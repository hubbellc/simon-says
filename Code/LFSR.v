==> flow/design.v <==
`timescale 1ns / 1ps
module LFSR #(parameter FILL=16'hACE1) (output random, output reg[3:0] LFSR, input step, rerun, randomize, clk, reset);
reg [15:0] lfsr, rerun_reg;
reg randomize_d;
wire fb = lfsr[0] ^ lfsr[2] ^ lfsr[3] ^ lfsr[5];
wire falling_edge_randomize  = ~randomize & randomize_d;
assign random = lfsr[0];
always @(posedge clk) begin
	LFSR <= lfsr[3:0];
  if (reset) begin
    lfsr <= FILL; 
    rerun_reg <= FILL;
  end
  else begin
    randomize_d <= randomize;
    if (step | randomize) begin
      lfsr <={fb, lfsr[15:1]};
    end
    if (rerun) begin
      lfsr <= rerun_reg;
    end
    if (falling_edge_randomize) begin
      rerun_reg <= lfsr;
    end
  end
end
endmodule
## Tool chain data of LFSR

What the tools print for LFSR, step after step.
Line numbers count from 1 in the design file above.
Operators carry their Yosys type and port widths (W data, S select, Z words).
Cell names lack the library's common part.
The mark n/a stands for no value.

- Design top: LFSR
- Clock port: clk
- Cell library: sky130hd
- Corner: tt_025C_1v80

## After elaboration

Counts by Yosys on the flattened word-level netlist (proc, flatten, opt, wreduce; memories kept). Register bits leave out memories and registers merged into their read ports (data or address). Print and check cells are left out. Cells with the same type and inputs are merged into one.

- Multiplexer cells: 2
- Bitwise gates (word level): 6
- Reductions and logical operators: 1

Operator list:

| cell | count |
|---|---|
| $mux W16 | 2 |
| $xor A1 B1 Y1 | 3 |
| $reduce_bool A2 Y1 | 1 |
| $and A1 B1 Y1 | 1 |
| $or A1 B1 Y1 | 1 |
| $not A1 Y1 | 1 |

- Flip-flop bits (word level): 37
- Input port bits: 5
- Word-level cells: 13

## Logic depth

Yosys ltp: most cells in a row. Word level: on the elaborated netlist, between registers, memories and ports. Mapped: between sequential cells and ports; inverters and the memories' decode and read muxes count.

- Depth in word-level cells: 5
- ABC_AREA: 1
- Mapped depth: 7

## After synthesis

The flow's flattened synthesis, as Yosys stat reports it; memories are mapped. The netlist is that of the ABC_AREA named above (0 if unset); the other value can give another one.

Cells by type:

| cell type | count |
|---|---|
| dfxtp_1 | 36 |
| nand2_1 | 46 |
| o211ai_2 | 10 |
| o21ai_0 | 20 |
| nor2_1 | 18 |
| inv_1 | 14 |
| a21oi_1 | 9 |
| buf_6 | 4 |
| o211ai_1 | 6 |
| edfxtp_1 | 1 |
| nand3_2 | 3 |
| nand3_1 | 5 |
| or2_2 | 4 |
| nor2_4 | 2 |
| buf_12 | 1 |
| buf_4 | 2 |
| clkbuf_8 | 1 |
| inv_8 | 1 |

Other cell types: 4; their cells: 6.

- Cell count: 189
- Chip area (Yosys): 0.001599 mm2
- Sequential area: 0.0007507 mm2
- Flip-flops: 37
- Buffers: 11

## Worst setup path after synthesis

Path of least setup slack by OpenSTA after synthesis, without wires, with an ideal clock, recovery checks aside; 20% of the period is set as input and as output delay. Where synthesis merged equal registers, the netlist keeps one of their names.

- Path kind: input to register
- Start point: input port rerun
- End point: register lfsr[0]
- Period: 1260 ps
- Input delay: 252 ps
- Library setup time: 128 ps
- Launch time at the first pin: 252 ps
- Arrival: 880 ps
- Data required time: 1132 ps
- Setup slack: 252 ps
- Path delay: 756 ps
- Stages: 7
- Path buffers: 3
- Period reached after synthesis: 1008 ps

"path delay" is the arrival time less input delay plus setup time.
"stages" counts driving pins, that of a launching flip-flop among them; a cell with two outputs on the path counts twice.
"period reached after synthesis" is the clock period less the worst setup slack; recovery checks do not enter. This is arithmetic on one report: input and output delays are still those of the set period (20% each).
Between the ends stands the longest chain of elaborated cells between them, by number of cells; it is not shown to be the way that was timed. Of several equally long chains one is given.
A line is the first line of the expression or statement that the cell stems from. Yosys adds cells for indexed reads and writes and turns some case tables into memories.
At most two assigning lines are given for a register; there are more.

- Cell sequence: buf_6 -> inv_8 -> nand2_4 -> buf_6 -> buf_12 -> o211ai_2 -> o211ai_2
- Cells in the longest elaborated chain: 1
- Elaborated cells between the ends (all ways): 2

Ends and longest elaborated chain, after synthesis:

| what | RTL line | source |
|---|---|---|
| start, declared | 2 | `module LFSR #(parameter FILL=16'hACE1) (output random, output reg[3:0] LFSR, input step, rerun, randomize, clk ...` |
| $mux W16 | 19 | `if (rerun) begin` |
| end, assigned | 17 | `lfsr <={fb, lfsr[15:1]};` |
| end, assigned | 20 | `lfsr <= rerun_reg;` |
| end, declared | 3 | `reg [15:0] lfsr, rerun_reg;` |

## Timing after layout

Path of least setup slack in the final report of run 1 (OpenROAD, finished layout, wires in). Where an end is a register, its clock arrival counts in the times.
The report prints the path's times to 10 ps; the period is as set.

- Path kind: register to output
- Start point: register LFSR[1]
- End point: output port LFSR[1]
- Period: 1090 ps
- Output delay: 220 ps
- Launch time at the first pin: 280 ps
- Arrival: 810 ps
- Data required time: 870 ps
- Setup slack: 60 ps
- Stages: 2
- Path buffers: 1

- Cell sequence: dfxtp_1 -> clkdlybuf4s15_1
- Cells in the longest elaborated chain: 0
- Elaborated cells between the ends (all ways): 0

Ends and longest elaborated chain, post-layout:

| what | RTL line | source |
|---|---|---|
| start, declared | 2 | `module LFSR #(parameter FILL=16'hACE1) (output random, output reg[3:0] LFSR, input step, rerun, randomize, clk ...` |
| start, assigned | 9 | `LFSR <= lfsr[3:0];` |
| end, declared | 2 |  |

Subject: LFSR on sky130hd, stored results

Hello all,

Below are 2 stored runs of the flow (Yosys, OpenROAD; platform sky130hd) on LFSR, each with its settings and what was measured, unordered. Constraints: input delay and output delay 20% of the set period each, output load 0.01 pF.

### Run 1

Settings: `period_ns=1.09`, `CORE_UTILIZATION=34`, `CORE_MARGIN=3`, `CELL_PAD_IN_SITES_GLOBAL_PLACEMENT=3`, `ABC_AREA=1`, `GPL_TIMING_DRIVEN=1`, `GPL_ROUTABILITY_DRIVEN=0`, `CTS_CLUSTER_SIZE=69`, `CTS_CLUSTER_DIAMETER=99`, `CAP_MARGIN=10`, `SLEW_MARGIN=20`

- Area of the standard cells in the finished layout: 0.0019206 mm2
- Overall die area: 0.0055622 mm2
- Yosys chip area after synthesis: 0.001599 mm2
- Worst-case hold slack: 391 ps
- Setup slack of the worst path: 59 ps

### Run 2

Settings: `period_ns=1.03`, `CORE_UTILIZATION=29`, `SETUP_SLACK_MARGIN=0.3`, `PLACE_DENSITY_LB_ADDON=0.05`, `CORE_ASPECT_RATIO=1.07`, `TNS_END_PERCENT=55`, `GPL_TIMING_DRIVEN=1`, `SLEW_MARGIN=40`, `MIN_ROUTING_LAYER=met1`, `MAX_ROUTING_LAYER=met5`, `CAP_MARGIN=20`, `CORE_MARGIN=2`

- Area of the standard cells in the finished layout: 0.0023235 mm2
- Overall die area: 0.0057557 mm2
- Yosys chip area after synthesis: 0.0014977 mm2
- Worst-case hold slack: 292 ps
- Setup slack of the worst path: -43 ps

Thanks
